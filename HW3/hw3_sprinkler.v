==> flow/design.v <==
module hw3_sprinkler(clk, rain_sensor_in, gps_data_in, gps_valid_in, zone_active_out);
input wire clk;
input rain_sensor_in;  
input [7:0] gps_data_in;  
input gps_valid_in;
output reg zone_active_out;
reg [7:0] CHAR_CNT=0;
reg [2:0] STATE=0;
reg [23:0] NMEA=0;
reg [31:0] TIME=0;
reg flag=0;
always @(*) 
	if(flag)  
		zone_active_out = ~rain_sensor_in;  
	else
		zone_active_out = 1'b0;  
always @(posedge clk) begin
	if(gps_valid_in) begin	
		TIME[31:8]<=TIME[23:0];
		TIME[7:0]<=gps_data_in;  
		if(gps_data_in=="$")begin  
			CHAR_CNT<=0;
		end
		else begin
			CHAR_CNT<=CHAR_CNT+1;	  
		end
	end	
end
reg DONE=0;
always @(posedge clk) begin	
	case(STATE)		
		0: begin  
			if(gps_valid_in) begin	
				if(gps_data_in=="$")begin 
					STATE<=STATE+1;				
				end		
			end
		end
		1: begin  
			if(gps_valid_in) begin				
				if(gps_data_in==",")begin
					if(NMEA=="GGA")begin  
						STATE<=STATE+1;
					end
					else begin	 
						STATE<=STATE-1;
					end
				end
				else begin  
					NMEA[23:8]<=NMEA[15:0];
					NMEA[7:0]<=gps_data_in;  
				end	
			end				
		end
		2: begin  
			if(gps_valid_in) begin
				if(gps_data_in==10)begin  
					STATE<=0;
				end else begin	 
						if( CHAR_CNT == 10 )begin
							STATE<=STATE;
							if (TIME[31:16] == "00" && ((TIME[15:8] == "1") || (TIME[15:8] == "0"))) begin
								flag <= 1'b1;
							end else begin  
								flag <= 1'b0;
								end
						end else begin  
								STATE<=STATE;
							end
					end		 
				end else begin	 
					STATE<=STATE;
					end
			end  
		default: begin
			STATE<=0;
		end
	endcase		
end
endmodule
# == Tool chain data of hw3_sprinkler ==
# What the tools print for hw3_sprinkler, step after step.
# Lines are those of the file above, counted from 1.
# A cell with - has no value.
# design
top,hw3_sprinkler
clk_port,clk
library,sky130hd
corner,tt_025C_1v80

# == Word level ==
# Yosys after proc, flatten, opt, wreduce and memory -nomap, before mapping. Memory bits, and registers merged into a memory's read port (data or address), are not among the register bits. Print and check cells are not counted. Equal cells are merged and count once.
# word_totals
ff_bits,68
inputBits,11
output_inout_bits,1
wordCells,45
# op_classes
add_sub_neg,3
eq_ne,16
n_mux,10
bitwise,3
reduce_and_logical,6
# op_table
op,count
equality test 8 x 6 -> 1 bit (second input constant),4
equality test 24 x 23 -> 1 bit (second input constant),1
2-to-1 mux 3 bit,7
equality test 16 x 14 -> 1 bit (second input constant),1
equality test 8 x 4 -> 1 bit (second input constant),2
!= test 2 bit (second input constant),6
parallel mux 3 bit (select 3 bit),1
adder 8 x 1 -> 8 bit (second input constant),1
AND reduction 6 bit,1
AND reduction 4 bit,1
inverter 1 bit,3
adder 3 x 1 -> 3 bit (second input constant),1
subtractor 3 x 1 -> 3 bit (second input constant),1
equality test 3 x 1 -> 1 bit (second input constant),1
equality test 3 x 2 -> 1 bit (second input constant),1
zero test 3 bit,1
AND reduction 3 bit,1
2-to-1 mux 1 bit,2
logical AND 1 bit,1
logical OR 1 bit,1

# == Logic depth ==
# Yosys ltp: most cells in a row. Word level: on the elaborated netlist, between registers, memories and ports. Mapped: between sequential cells and ports; inverters and the memories' decode and read muxes count.
# logic_depth
word_depth,5
abc_area,1
ltp_mapped,8
ltp_nobuf,8

# == Netlist ==
# Yosys stat after the flow's synthesis: flattened, memories mapped to cells. It holds for the ABC_AREA given above (unset counts as 0); a run with the other value may have another netlist.
# types
cell_type,count,type_area_um2
sky130_fd_sc_hd__edfxtp_1,68,2.04E+03
sky130_fd_sc_hd__nor2_1,37,138.883
sky130_fd_sc_hd__nand2_1,32,120.115
sky130_fd_sc_hd__inv_1,29,108.854
sky130_fd_sc_hd__ha_1,7,87.584
sky130_fd_sc_hd__nand3_1,14,70.067
sky130_fd_sc_hd__nand4_1,6,37.536
sky130_fd_sc_hd__nor4_1,4,25.024
sky130_fd_sc_hd__a21oi_1,4,20.019
sky130_fd_sc_hd__nor3_1,4,20.019
sky130_fd_sc_hd__nor3_4,1,16.266
sky130_fd_sc_hd__nand4_2,1,12.512
sky130_fd_sc_hd__nor2_2,2,12.512
sky130_fd_sc_hd__nor2_4,1,11.261
sky130_fd_sc_hd__nand3_2,1,10.01
sky130_fd_sc_hd__nor3_2,1,10.01
sky130_fd_sc_hd__a21oi_2,1,8.758
sky130_fd_sc_hd__xor2_1,1,8.758
# Other cell types: 4; their cells: 5.
# mapped
stdcells,219
mapped_area_um2,2788.9
seq_area_um2,2042.0
ffs,68

# == Timing after synthesis ==
# OpenSTA on the mapped netlist: ideal clock, no wires. The path of least setup slack (recovery checks aside). Input and output delay are each 20% of the period. Register names are those of the netlist, which keeps one name where synthesis merged equal registers.
# synth_path
path_kind,input to register
from,input gps_data_in[0]
to,register NMEA[0]
tclk_ns,4.49
input_delay_ns,0.898
setup_time_ns,0.405
launch_ns,0.898
arrival_ns,2.206
t_required_ns,4.085
slack_ns,1.879
path_delay_ns,1.713
stages,6
path_buffers,0
period_less_setup_slack_ns,2.611
# "path_delay_ns" is the arrival time less input delay plus setup time.
# "stages": output pins that drive a net of the path, with the launching flip-flop's if there is one; two outputs of one cell count as two.
# "period_less_setup_slack_ns" is the clock period less the worst setup slack; recovery checks do not enter. This is arithmetic on one report: input and output delays are still those of the set period (20% each).
# The rows between start and end are the longest chain of elaborated cells between them; the timing report does not say that the signal goes this way. Where chains are equally long, one stands for them.
# Each line given opens the expression or statement behind the cell; cells for indexed reads and writes are added by Yosys, which also makes memories of some case tables.
# synth_between
cell_sequence,sky130_fd_sc_hd__inv_1 sky130_fd_sc_hd__nand2_1 sky130_fd_sc_hd__nor2_1 sky130_fd_sc_hd__nand3_1 sky130_fd_sc_hd__nand2_1 sky130_fd_sc_hd__nor2_1
elab_chain_cells,3
cone_cells,3
lines_between,1
classes_between,1 x eq/ne; 1 x logic; 1 x reduce/logical
# synth_lines
item,line,text
start: declaration,4,input [7:0] gps_data_in;
equality test 8 x 6 -> 1 bit,41,"if(gps_data_in=="","")begin"
inverter 1 bit,-,
AND reduction 3 bit,-,
end: assignment,51,NMEA[7:0]<=gps_data_in;
end: declaration,9,reg [23:0] NMEA=0;

# == Path in the finished layout ==
# Path of least setup slack in the final report of job 1 (OpenROAD, finished layout, wires in). Where an end is a register, its clock arrival counts in the times.
# layout_path
path_kind,input to output
from,input rain_sensor_in
to,output zone_active_out
tclk_ns,3.64
input_delay_ns,0.73
launch_ns,0.73
arrival_ns,1.80
t_required_ns,2.91
slack_ns,1.11
stages,3
path_buffers,2
# The rows between start and end are the longest chain of elaborated cells between them; the timing report does not say that the signal goes this way. Where chains are equally long, one stands for them.
# layout_between
cell_sequence,sky130_fd_sc_hd__clkdlybuf4s50_1 sky130_fd_sc_hd__nor2_1 sky130_fd_sc_hd__clkdlybuf4s50_1
elab_chain_cells,2
cone_cells,2
lines_between,2
classes_between,1 x mux; 1 x logic
# layout_lines
item,line,text
start: declaration,3,input rain_sensor_in;
inverter 1 bit,14,zone_active_out = ~rain_sensor_in;
2-to-1 mux 1 bit,13,if(flag)
end: declaration,6,output reg zone_active_out;

# Stored flow runs of hw3_sprinkler (2 of them; Yosys, OpenROAD, sky130hd). They differ in their settings and are not a sequence. Constraints: input delay and output delay 20% of the set period each, output load 0.01 pF.
# By "achieved_clock_period_ns" is meant the clock period of the run minus its worst setup slack. This is arithmetic on one report: input and output delays are still those of the set period (20% each).
# "worst_path_time_ns": the worst setup path's part of the clock period (all of it between registers, 20% less for each end at a port) less its slack. A launch clock that arrives late makes it longer, a capture clock that arrives late makes it shorter.
# "design_power_uw": no workload was simulated; the value follows from the tool's default switching activity.
# Among the settings, -- means not set for that run.
run name,period_ns,CORE_UTILIZATION,PLACE_DENSITY,CORE_MARGIN,CELL_PAD_IN_SITES_DETAIL_PLACEMENT,ABC_AREA,CTS_CLUSTER_SIZE,MAX_ROUTING_LAYER,CAP_MARGIN,SLEW_MARGIN,SETUP_SLACK_MARGIN,PLACE_DENSITY_LB_ADDON,CORE_ASPECT_RATIO,CELL_PAD_IN_SITES_GLOBAL_PLACEMENT,GPL_TIMING_DRIVEN,GPL_ROUTABILITY_DRIVEN,ys_area_um2,die_area_um2,post_route_stdcell_area_um2,post_route_util_pct,worstSetupSlack_ns,fin_tns_ns,fin_hold_ws_ns,design_power_uw,achieved_clock_period_ns,worst_path_time_ns,critical_path_kind
job 1,3.64,53,0.58,9,1,1,69,met5,20,20,--,--,--,--,--,--,2788.9,8197.5,3165.5,64.5,1.112,0.000,0.420,1860,2.528,1.07,input to output
job 2,3.32,67,--,8,--,--,69,--,0,20,0.57,0.08,0.68,1,0,0,2621.3,6207.2,3009.1,81.5,0.830,0.000,0.421,1958,2.490,1.83,input to register
